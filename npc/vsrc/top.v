==> flow/design.v <==
module light(
	input clk,
	input rst,
	output reg [15:0] led
);
	reg [31:0] count;
	always @(posedge clk) begin
		if(rst) begin
			led <= 1;
			count <= 0;
		end
		else begin
			if(count==0) led <= {led[14:0],led[15]};
			count <= (count>=5000000 ? 32'b0:count+1);
		end
	end
endmodule
module switch(
	input clk,
	input rst,
	input a,
	input b,
	output f
);
reg led;
always @(posedge clk) begin
	if (rst) begin 
		led <= 0;
	end
	else begin 
		led <= a^b;
	end
end
assign f = led;
endmodule
module top(
	input clk,
	input rst,
	input a,
	input b,
	output f,
	output reg [15:0] led
);
switch switch0(
	.clk(clk),
	.rst(rst),
	.a(a),
	.b(b),
	.f(f)
);
light light0(
	.clk(clk),
	.rst(rst),
	.led(led)
);
endmodule
# ---- Step by step through the tools: top
# What the tools print for top, step after step.
# Line numbers count from 1 in the design file above.
# Cell names lack the library's common part.
# Not given: --
dict set report setup {
  top_module {top}
  clock {clk}
  lib {sky130hd}
  corner {tt_025C_1v80}
}

# ---- Elaborated design
# Yosys after proc, flatten, opt, wreduce and memory -nomap, before mapping. Enables and synchronous resets that opt folds into registers are not counted as muxes. Memory bits, and registers merged into a memory's read port (data or address), are not among the register bits. Print and check cells are not counted. Equal cells are merged and count once.
dict set report bits {
  reg_bits 49
  elab_cells 8
}
dict set report op_classes {
  cmp 1
  bitwise 1
  n_addsub 1
  reduce_and_logical 2
}
# operator n
set ops {}
lappend ops {{adder 32 x 1 -> 32 bit with constant B} 1}
lappend ops {{>= comparator 32 x 23 -> 1 bit with constant B} 1}
lappend ops {{zero test 32 bit} 1}
lappend ops {{OR reduction 2 bit} 1}
lappend ops {{bitwise XOR 1 bit} 1}

# ---- Depth
# Yosys ltp: most cells in a row. Word level: on the elaborated netlist, between registers, memories and ports. Mapped: between sequential cells and ports; inverters and the memories' decode and read muxes count.
dict set report depth {
  depth_word 2
  abc_area 0
  mapped_depth 7
  mapped_depth_nobuf 6
}

# ---- Synthesis result
# Source: synth_stat.txt of the flow (Yosys; design flattened, memories mapped). It holds for the ABC_AREA given above (unset counts as 0); a run with the other value may have another netlist.
# type n
set types {}
lappend types {dfxtp_1 49}
lappend types {mux2i_1 16}
lappend types {xnor2_1 13}
lappend types {nand2b_1 16}
lappend types {nor3_1 19}
lappend types {nor4_1 10}
lappend types {buf_6 4}
lappend types {nand3_1 9}
lappend types {a211oi_2 3}
lappend types {nor2_1 8}
lappend types {o31ai_1 4}
lappend types {nand4bb_4 1}
lappend types {nand2_1 7}
lappend types {xor2_1 3}
lappend types {ha_1 2}
lappend types {nand4_1 4}
lappend types {a211oi_1 3}
lappend types {clkbuf_1 6}
# Not listed: further types 23, cells in them 33.
dict set report synth_totals {
  sequential_area_um2 980.9
  ffs 49
  stdcells 210
  area_um2 2129.5
  buffers 12
}
# By module: a second synthesis without flattening, with its own total; a netlist apart from the flattened one above.
dict set report unflattened {
  hier_cells 207
  hier_area_um2 2013.2
}
# Each row is one instance without its submodules.
# module mod_area_um2 mod_seq_area_um2 cells instances
set modules {}
lappend modules {light 1980.6 960.9 204 1}
lappend modules {switch 32.5 20.0 3 1}
lappend modules {top 0.0 0.0 0 1}

# ---- Timing after synthesis
# Path of least setup slack by OpenSTA after synthesis, without wires, with an ideal clock, recovery checks aside; 20% of the period is set as input and as output delay. Where synthesis merged equal registers, the netlist keeps one of their names.
dict set report synth_timing {
  path_kind {reg2reg}
  from {register light0.count[0]}
  to {register light0.count[22]}
  setup_slack_ns -0.032
  n_path_buf 1
  period_ns 1.93
  arrival_ns 1.882
  setup_ns 0.079
  path_delay_ns 1.961
  driving_pins 7
  period_less_setup_slack_ns 1.962
}
# "path_delay_ns" = arrival - input delay + setup time.
# "driving_pins": output pins that drive a net of the path, with the launching flip-flop's if there is one; two outputs of one cell count as two.
# "period_less_setup_slack_ns" = period - worst setup slack (recovery checks aside). The figure is calculated, with input and output delays left at 20% of the set period.
# Between the ends stands the longest chain of elaborated cells between them, by number of cells; it is not shown to be the way that was timed. Of several equally long chains one is given.
# Each line given opens the expression or statement behind the cell; cells for indexed reads and writes are added by Yosys, which also makes memories of some case tables.
dict set report synth_between {
  path_cell_list {dfxtp_1 > ha_1 > nand3_1 > or2_2 > clkbuf_1 > or4_1 > a211oi_2}
  elab_chain_cells 2
  cone_cells 3
}
# item line
set synth_rtl {}
lappend synth_rtl {{from (decl)} 6} ;# reg [31:0] count;
lappend synth_rtl {{from (assign)} 10} ;# count <= 0;
lappend synth_rtl {{from (assign)} 14} ;# count <= (count>=5000000 ? 32'b0:count+1);
lappend synth_rtl {{>= comparator 32 x 23 -> 1 bit} 14}
lappend synth_rtl {{OR reduction 2 bit} --}
lappend synth_rtl {{to (assign)} 10}
lappend synth_rtl {{to (assign)} 14}
lappend synth_rtl {{to (decl)} 6}

Hand-over note for top

top: 2 stored runs of the Yosys and OpenROAD flow on sky130hd. The settings differ; the order carries no meaning. The constraints put input and output delay at 20% of the set period each and load the outputs with 0.01 pF.

# entry A
==> flow/run.sh <==
#!/bin/bash
# the make line also repeats the synthesis and layout settings of config.mk as NAME=value (left out here)
make -C /OpenROAD-flow-scripts/flow DESIGN_CONFIG=/design/flow/config.mk WORK_HOME=/design/flow/orfs CLKGATE_MAP_FILE= finish
==> flow/config.mk <==
export PLATFORM = sky130hd
export DESIGN_NAME = top
export DESIGN_NICKNAME = top
export VERILOG_FILES = /design/flow/design.v
export SDC_FILE = /design/flow/constraint.sdc
export NUM_CORES = 4
export LEC_CHECK = 0
export CAP_MARGIN = 20
export CELL_PAD_IN_SITES_DETAIL_PLACEMENT = 0
export CORE_ASPECT_RATIO = 1.18
export CORE_MARGIN = 2
export CORE_UTILIZATION = 72
export SETUP_SLACK_MARGIN = 0.31
export SLEW_MARGIN = 20
export TNS_END_PERCENT = 50
==> flow/constraint.sdc <==
create_clock -name core_clock -period 1.95 [get_ports {clk}]
set_input_delay 0.3900 -clock core_clock [delete_from_list [all_inputs] [get_ports {clk}]]
set_output_delay 0.3900 -clock core_clock [all_outputs]
set_load 0.01 [all_outputs]

==> entry A: results <==
outcome="incomplete, routing halted on ODB-0269"

# entry B
==> flow/run.sh <==
#!/bin/bash
# the make line also repeats the synthesis and layout settings of config.mk as NAME=value (left out here)
make -C /OpenROAD-flow-scripts/flow DESIGN_CONFIG=/design/flow/config.mk WORK_HOME=/design/flow/orfs CLKGATE_MAP_FILE= finish
==> flow/config.mk <==
export PLATFORM = sky130hd
export DESIGN_NAME = top
export DESIGN_NICKNAME = top
export VERILOG_FILES = /design/flow/design.v
export SDC_FILE = /design/flow/constraint.sdc
export NUM_CORES = 4
export LEC_CHECK = 0
export CAP_MARGIN = 20
export CELL_PAD_IN_SITES_GLOBAL_PLACEMENT = 2
export CORE_ASPECT_RATIO = 0.74
export CORE_MARGIN = 2
export CORE_UTILIZATION = 61
export CTS_CLUSTER_SIZE = 53
export HOLD_SLACK_MARGIN = -0.06
export PLACE_DENSITY_LB_ADDON = 0.09
export SETUP_SLACK_MARGIN = 0.25
export SLEW_MARGIN = 20
==> flow/constraint.sdc <==
create_clock -name core_clock -period 2.06 [get_ports {clk}]
set_input_delay 0.4120 -clock core_clock [delete_from_list [all_inputs] [get_ports {clk}]]
set_output_delay 0.4120 -clock core_clock [all_outputs]
set_load 0.01 [all_outputs]

==> entry B: results <==
outcome="incomplete, placement halted on FLW-0024"

End of note.
